==> flow/design.v <==
module PKT_Detector #(
    parameter   DATA_WIDTH    = 8   ,
                PKT_CNT_WIDTH = 4   ,
                OUT_PKT_WIDTH = 160 
) (
    	input   logic                           reset     ,                                                      
    	input   logic                           clk       ,                                                     
    	input   logic   [DATA_WIDTH - 1 : 0]    data_in   ,                                                      
    	input   logic   			dataK     ,                                                      
   	output  logic   [PKT_CNT_WIDTH - 1 : 0] PKT_count ,                                                      
    	output  logic   [OUT_PKT_WIDTH - 1 : 0] PKT       ,                                                      
    	output  logic                           MRd	  , 
	output 	logic 				MWr	  , 
	output 	logic				IORd	  , 
	output	logic				IOWr	  , 
	output	logic				CfgRd0    , 
	output	logic				CfgWr0    , 
	output	logic				CfgRd1    , 
	output	logic				CfgWr1    , 
	output	logic				Cpl	  , 
	output	logic				Cp1D        
);
logic [DATA_WIDTH    - 1 : 0] data_counter ;
logic [OUT_PKT_WIDTH - 1 : 0] PKT_REG;
typedef enum logic {
    	IDLE    ,
	active
} state_t;
state_t current_state , next_state;
always_ff @( posedge clk or negedge reset ) begin : data_count
    if (!reset) 
    begin
        	data_counter <= 'b0;
		PKT_REG <= 'b0;
    end 
    else 
    begin
	if(next_state == IDLE)
	begin
        	data_counter <= 'b0;	
		PKT_REG <= PKT_REG;	
	end
	else
	begin
        	data_counter <= data_counter + 1;	
		PKT_REG <= {data_in, PKT_REG[159:8]};
	end
    end
end
always_ff @(posedge clk or negedge reset) begin : current_State_Logic
    if(!reset)
    begin
        current_state <= IDLE;
    end
    else
    begin
        current_state <= next_state;
    end
end
always_comb begin : Next_State_Logic 
    	case (current_state)
        IDLE   : begin
                    if((data_in == 'hFB) && (dataK == 1'b1))
                    begin
                        next_state = active;
                    end
                    else
                    begin
                        next_state = IDLE;
                    end
                end
        active: begin
			if(data_counter == 20)
			begin
				next_state = IDLE;
			end
			else
			begin
				next_state = active;
			end		
		end
	default: next_state = IDLE;
   endcase 
end
always_ff @(posedge clk or negedge reset) begin : Output
    if(!reset)
    begin
        PKT       <= 'b0;
        PKT_count <= 'b0;
        MRd       <= 'b0;
        MWr       <= 'b0;
        IORd      <= 'b0;     
        IOWr      <= 'b0; 
        CfgRd0    <= 'b0; 
        CfgWr0    <= 'b0; 
        CfgRd1    <= 'b0;   
        CfgWr1    <= 'b0; 
        Cpl       <= 'b0; 
        Cp1D      <= 'b0;
    end
    else
    begin
		if((data_counter == 20) && (PKT_REG[159:152] == 8'hFD))
		begin
			PKT <= PKT_REG;
			PKT_count <= PKT_count + 1;
			case(PKT_REG[31:24])
				8'h00: MRd    <= 1'b1;
				8'h01: MWr    <= 1'b1;
				8'h02: IORd   <= 1'b1; 
				8'h42: IOWr   <= 1'b1;
				8'h04: CfgRd0 <= 1'b1;
				8'h44: CfgWr0 <= 1'b1; 
				8'h05: CfgRd1 <= 1'b1;
				8'h45: CfgWr1 <= 1'b1;
				8'h0a: Cpl    <= 1'b1;
				8'h4a: Cp1D   <= 1'b1;
				default: begin
					MRd    <= 1'b0;
					MWr    <= 1'b0;
					IORd   <= 1'b0; 
					IOWr   <= 1'b0;
					CfgRd0 <= 1'b0;
					CfgWr0 <= 1'b0; 
					CfgRd1 <= 1'b0;
					CfgWr1 <= 1'b0;
					Cpl    <= 1'b0;
					Cp1D   <= 1'b0;
				end
			endcase
		end 
		else
		begin
			PKT 	  <= PKT;
			PKT_count <= PKT_count;
			IORd      <= 1'b0;
			MRd       <= 1'b0;
			MWr       <= 1'b0;
			IORd      <= 1'b0; 
			IOWr      <= 1'b0;
			CfgRd0    <= 1'b0;
			CfgWr0    <= 1'b0; 
			CfgRd1    <= 1'b0;
			CfgWr1    <= 1'b0;
			Cpl       <= 1'b0;
			Cp1D      <= 1'b0;
		end
    end
end
endmodule
---- Step by step through the tools: PKT_Detector ----
Tool output for the design above, in the order of the flow.
Lines are those of the file above, counted from 1.
A cell with n/a has no value.
design
  top ..................................... PKT_Detector
  clock input ............................. clk
  library ................................. sky130hd
  timing corner ........................... tt_025C_1v80

---- After elaboration ----
Source: Yosys, flattened and elaborated, memories not mapped. Widths are those after wreduce. Registers that Yosys merges into a memory's read port (data or address) are not register bits. Print and check cells do not count. Equal cells are merged and count once.
storage and ports
  register bits after elaboration ......... 343
  elaborated cells ........................ 77
cells by class
  $add $sub $neg .......................... 2
  eq/ne operators ......................... 22
  mux-type cells .......................... 24
  bitwise operators ....................... 1
  reductions and logical operators ........ 13
operator list
  kind                                                              number
  9-bit OR reduction                                                10
  8-bit by 7-bit == test with 1-bit output (second input constant)  4
  1-bit parallel mux with 2-bit select                              11
  2-bit inequality test (second input constant)                     10
  8-bit by 3-bit == test with 1-bit output (second input constant)  2
  8-bit == test (second input constant)                             2
  1-bit two-way mux                                                 12
  8-bit by 1-bit adder with 8-bit output (second input constant)    1
  8-bit by 1-bit == test with 1-bit output (second input constant)  1
  8-bit by 2-bit == test with 1-bit output (second input constant)  1
  8-bit by 4-bit == test with 1-bit output (second input constant)  1
  8-bit by 5-bit == test with 1-bit output (second input constant)  1
  8-bit logical NOT                                                 1
  8-bit two-way mux                                                 1
  4-bit by 1-bit adder with 4-bit output (second input constant)    1
  1-bit logical AND                                                 2
  1-bit inverter                                                    1

---- Depth ----
Yosys ltp: most cells in a row. Word level: on the elaborated netlist, between registers, memories and ports. Mapped: between sequential cells and ports; inverters and the memories' decode and read muxes count.
depth
  depth after elaboration ................. 5
  ABC_AREA ................................ 0
  depth in mapped cells ................... 10
  depth with buffers taken out ............ 7

---- After synthesis ----
Yosys stat after the flow's synthesis: flattened, memories mapped to cells. It holds for the ABC_AREA given above (unset counts as 0); a run with the other value may have another netlist.
Totals and module areas in this step are rounded.
cell types
  cell type                  number
  sky130_fd_sc_hd__dfrtp_1   343
  sky130_fd_sc_hd__mux2_2    301
  sky130_fd_sc_hd__buf_4     28
  sky130_fd_sc_hd__mux2_4    7
  sky130_fd_sc_hd__nor2_1    21
  sky130_fd_sc_hd__xor2_1    6
  sky130_fd_sc_hd__a21oi_1   9
  sky130_fd_sc_hd__mux2_1    4
  sky130_fd_sc_hd__or2_2     7
  sky130_fd_sc_hd__ha_1      3
  sky130_fd_sc_hd__nand4_1   5
  sky130_fd_sc_hd__buf_2     6
  sky130_fd_sc_hd__xnor2_1   3
  sky130_fd_sc_hd__and2_1    4
  sky130_fd_sc_hd__nand2b_1  4
  sky130_fd_sc_hd__o21ai_0   5
  sky130_fd_sc_hd__buf_6     2
  sky130_fd_sc_hd__clkbuf_1  5
Other cell types: 19; their cells: 30.
mapped netlist
  cell count .............................. 793
  chip area (Yosys) ....................... 13000 um2
  sequential part of the area ............. 8580 um2
  flip-flops .............................. 343

---- Worst setup path after synthesis ----
OpenSTA on the mapped netlist: ideal clock, no wires. The path of least setup slack (recovery checks aside). Input and output delay are each 20% of the period. Register names are those of the netlist, which keeps one name where synthesis merged equal registers.
timing path after synthesis
  path kind ............................... register -> register
  from .................................... register data_counter[0]
  to ...................................... register PKT[100]
  clock period ............................ 3.2 ns
  setup time .............................. 0.125 ns
  data arrival time ....................... 2.021 ns
  setup slack ............................. 1.055 ns
  delay of the path ....................... 2.146 ns
  stages .................................. 8
  synthesis period reached ................ 2.145 ns
"delay of the path" is the arrival time less input delay plus setup time.
"stages": output pins that drive a net of the path, with the launching flip-flop's if there is one; two outputs of one cell count as two.
"synthesis period reached" = period - worst setup slack (recovery checks aside). The figure is calculated, with input and output delays left at 20% of the set period.
Between the ends stands the longest chain of elaborated cells between them, by number of cells; it is not shown to be the way that was timed. Of several equally long chains one is given.
Each line given opens the expression or statement behind the cell; cells for indexed reads and writes are added by Yosys, which also makes memories of some case tables.
A register here has more assigning lines than the two given.
between the ends, after synthesis
  path through ............................ sky130_fd_sc_hd__dfrtp_1 > sky130_fd_sc_hd__inv_1 > sky130_fd_sc_hd__ha_1 > sky130_fd_sc_hd__or3b_1 > sky130_fd_sc_hd__nor4_2 > sky130_fd_sc_hd__buf_2 > sky130_fd_sc_hd__buf_4 > sky130_fd_sc_hd__mux2_2
  cells in the longest elaborated chain ... 2
ends and longest elaborated chain, after synthesis
  element                                   RTL line  text
  from (decl)                               23        logic [DATA_WIDTH    - 1 : 0] data_counter ;
  from (assign)                             33        data_counter <= 'b0;
  from (assign)                             45        data_counter <= data_counter + 1;
  8-bit by 5-bit == test with 1-bit output  103       if((data_counter == 20) && (PKT_REG[159:152] == 8'hFD))
  1-bit logical AND                         103
  to (assign)                               88        PKT       <= 'b0;
  to (assign)                               105       PKT <= PKT_REG;
  to (decl)                                 11        output logic [OUT_PKT_WIDTH - 1 : 0] PKT ,

---- Worst path after layout ----
From the final timing report of stored run 1: the path of least setup slack in the routed layout; clock arrival at registers is part of the times.
timing path post-layout
  path kind ............................... register -> register
  from .................................... register data_counter[0]
  to ...................................... register PKT[99]
  clock period ............................ 3.02 ns
  setup time .............................. 0.12 ns
  data arrival time ....................... 2.93 ns
  setup slack ............................. 0.48 ns
  stages .................................. 7
Between the ends stands the longest chain of elaborated cells between them, by number of cells; it is not shown to be the way that was timed. Of several equally long chains one is given.
A register here has more assigning lines than the two given.
between the ends, post-layout
  path through ............................ sky130_fd_sc_hd__dfrtp_1 > sky130_fd_sc_hd__inv_1 > sky130_fd_sc_hd__ha_1 > sky130_fd_sc_hd__or3b_1 > sky130_fd_sc_hd__nor4_4 > sky130_fd_sc_hd__buf_12 > sky130_fd_sc_hd__mux2_2
  cells in the longest elaborated chain ... 2
ends and longest elaborated chain, post-layout
  element                                   RTL line  text
  from (decl)                               23        logic [DATA_WIDTH    - 1 : 0] data_counter ;
  from (assign)                             33        data_counter <= 'b0;
  from (assign)                             45        data_counter <= data_counter + 1;
  8-bit by 5-bit == test with 1-bit output  103       if((data_counter == 20) && (PKT_REG[159:152] == 8'hFD))
  1-bit logical AND                         103
  to (assign)                               88        PKT       <= 'b0;
  to (assign)                               105       PKT <= PKT_REG;
  to (decl)                                 11        output logic [OUT_PKT_WIDTH - 1 : 0] PKT ,

Lab notebook: PKT_Detector

Stored flow runs of PKT_Detector (2 of them; Yosys, OpenROAD, sky130hd). They differ in their settings and are not a sequence. Constraints: input delay and output delay 20% of the set period each, output load 0.01 pF.
"time of the worst setup path" = time allowed to the worst setup path (clock period - input delay - output delay, where it has them) - its slack; a late launch clock adds to it, a late capture clock takes from it.
"power": no workload was simulated; the value follows from the tool's default switching activity.
Results are given in rounded form.

---- stored run 1 ----
settings
  period_ns = 3.02
  CORE_UTILIZATION = 55
  SETUP_SLACK_MARGIN = -0.09
  PLACE_DENSITY_LB_ADDON = 0.29
  HOLD_SLACK_MARGIN = -0.05
  CELL_PAD_IN_SITES_GLOBAL_PLACEMENT = 2
  TNS_END_PERCENT = 65
  ABC_AREA = 0
  CAP_MARGIN = 10
  MIN_ROUTING_LAYER = met2
  CORE_MARGIN = 2
  SLEW_MARGIN = 20
results
  standard-cell area of the final layout .. 16300 um2
  time of the worst setup path ............ 2.54 ns
  worst path kind ......................... register -> register
  chip area after synthesis (Yosys) ....... 13000 um2
  power ................................... 11.5 mW
  setup slack of the worst path ........... 0.476 ns
  area of the die ......................... 24900 um2

---- stored run 2 ----
settings
  period_ns = 3.79
  CORE_UTILIZATION = 50
  SETUP_SLACK_MARGIN = -0.29
  CORE_MARGIN = 5
  GPL_TIMING_DRIVEN = 1
  CTS_CLUSTER_SIZE = 62
  MAX_ROUTING_LAYER = met4
  CAP_MARGIN = 20
  SLEW_MARGIN = 20
results
  time of the worst setup path ............ 2.61 ns
  worst path kind ......................... register -> register
  setup slack of the worst path ........... 1.18 ns
  area of the die ......................... 29300 um2
  chip area after synthesis (Yosys) ....... 13000 um2
  power ................................... 8.86 mW
  standard-cell area of the final layout .. 16200 um2
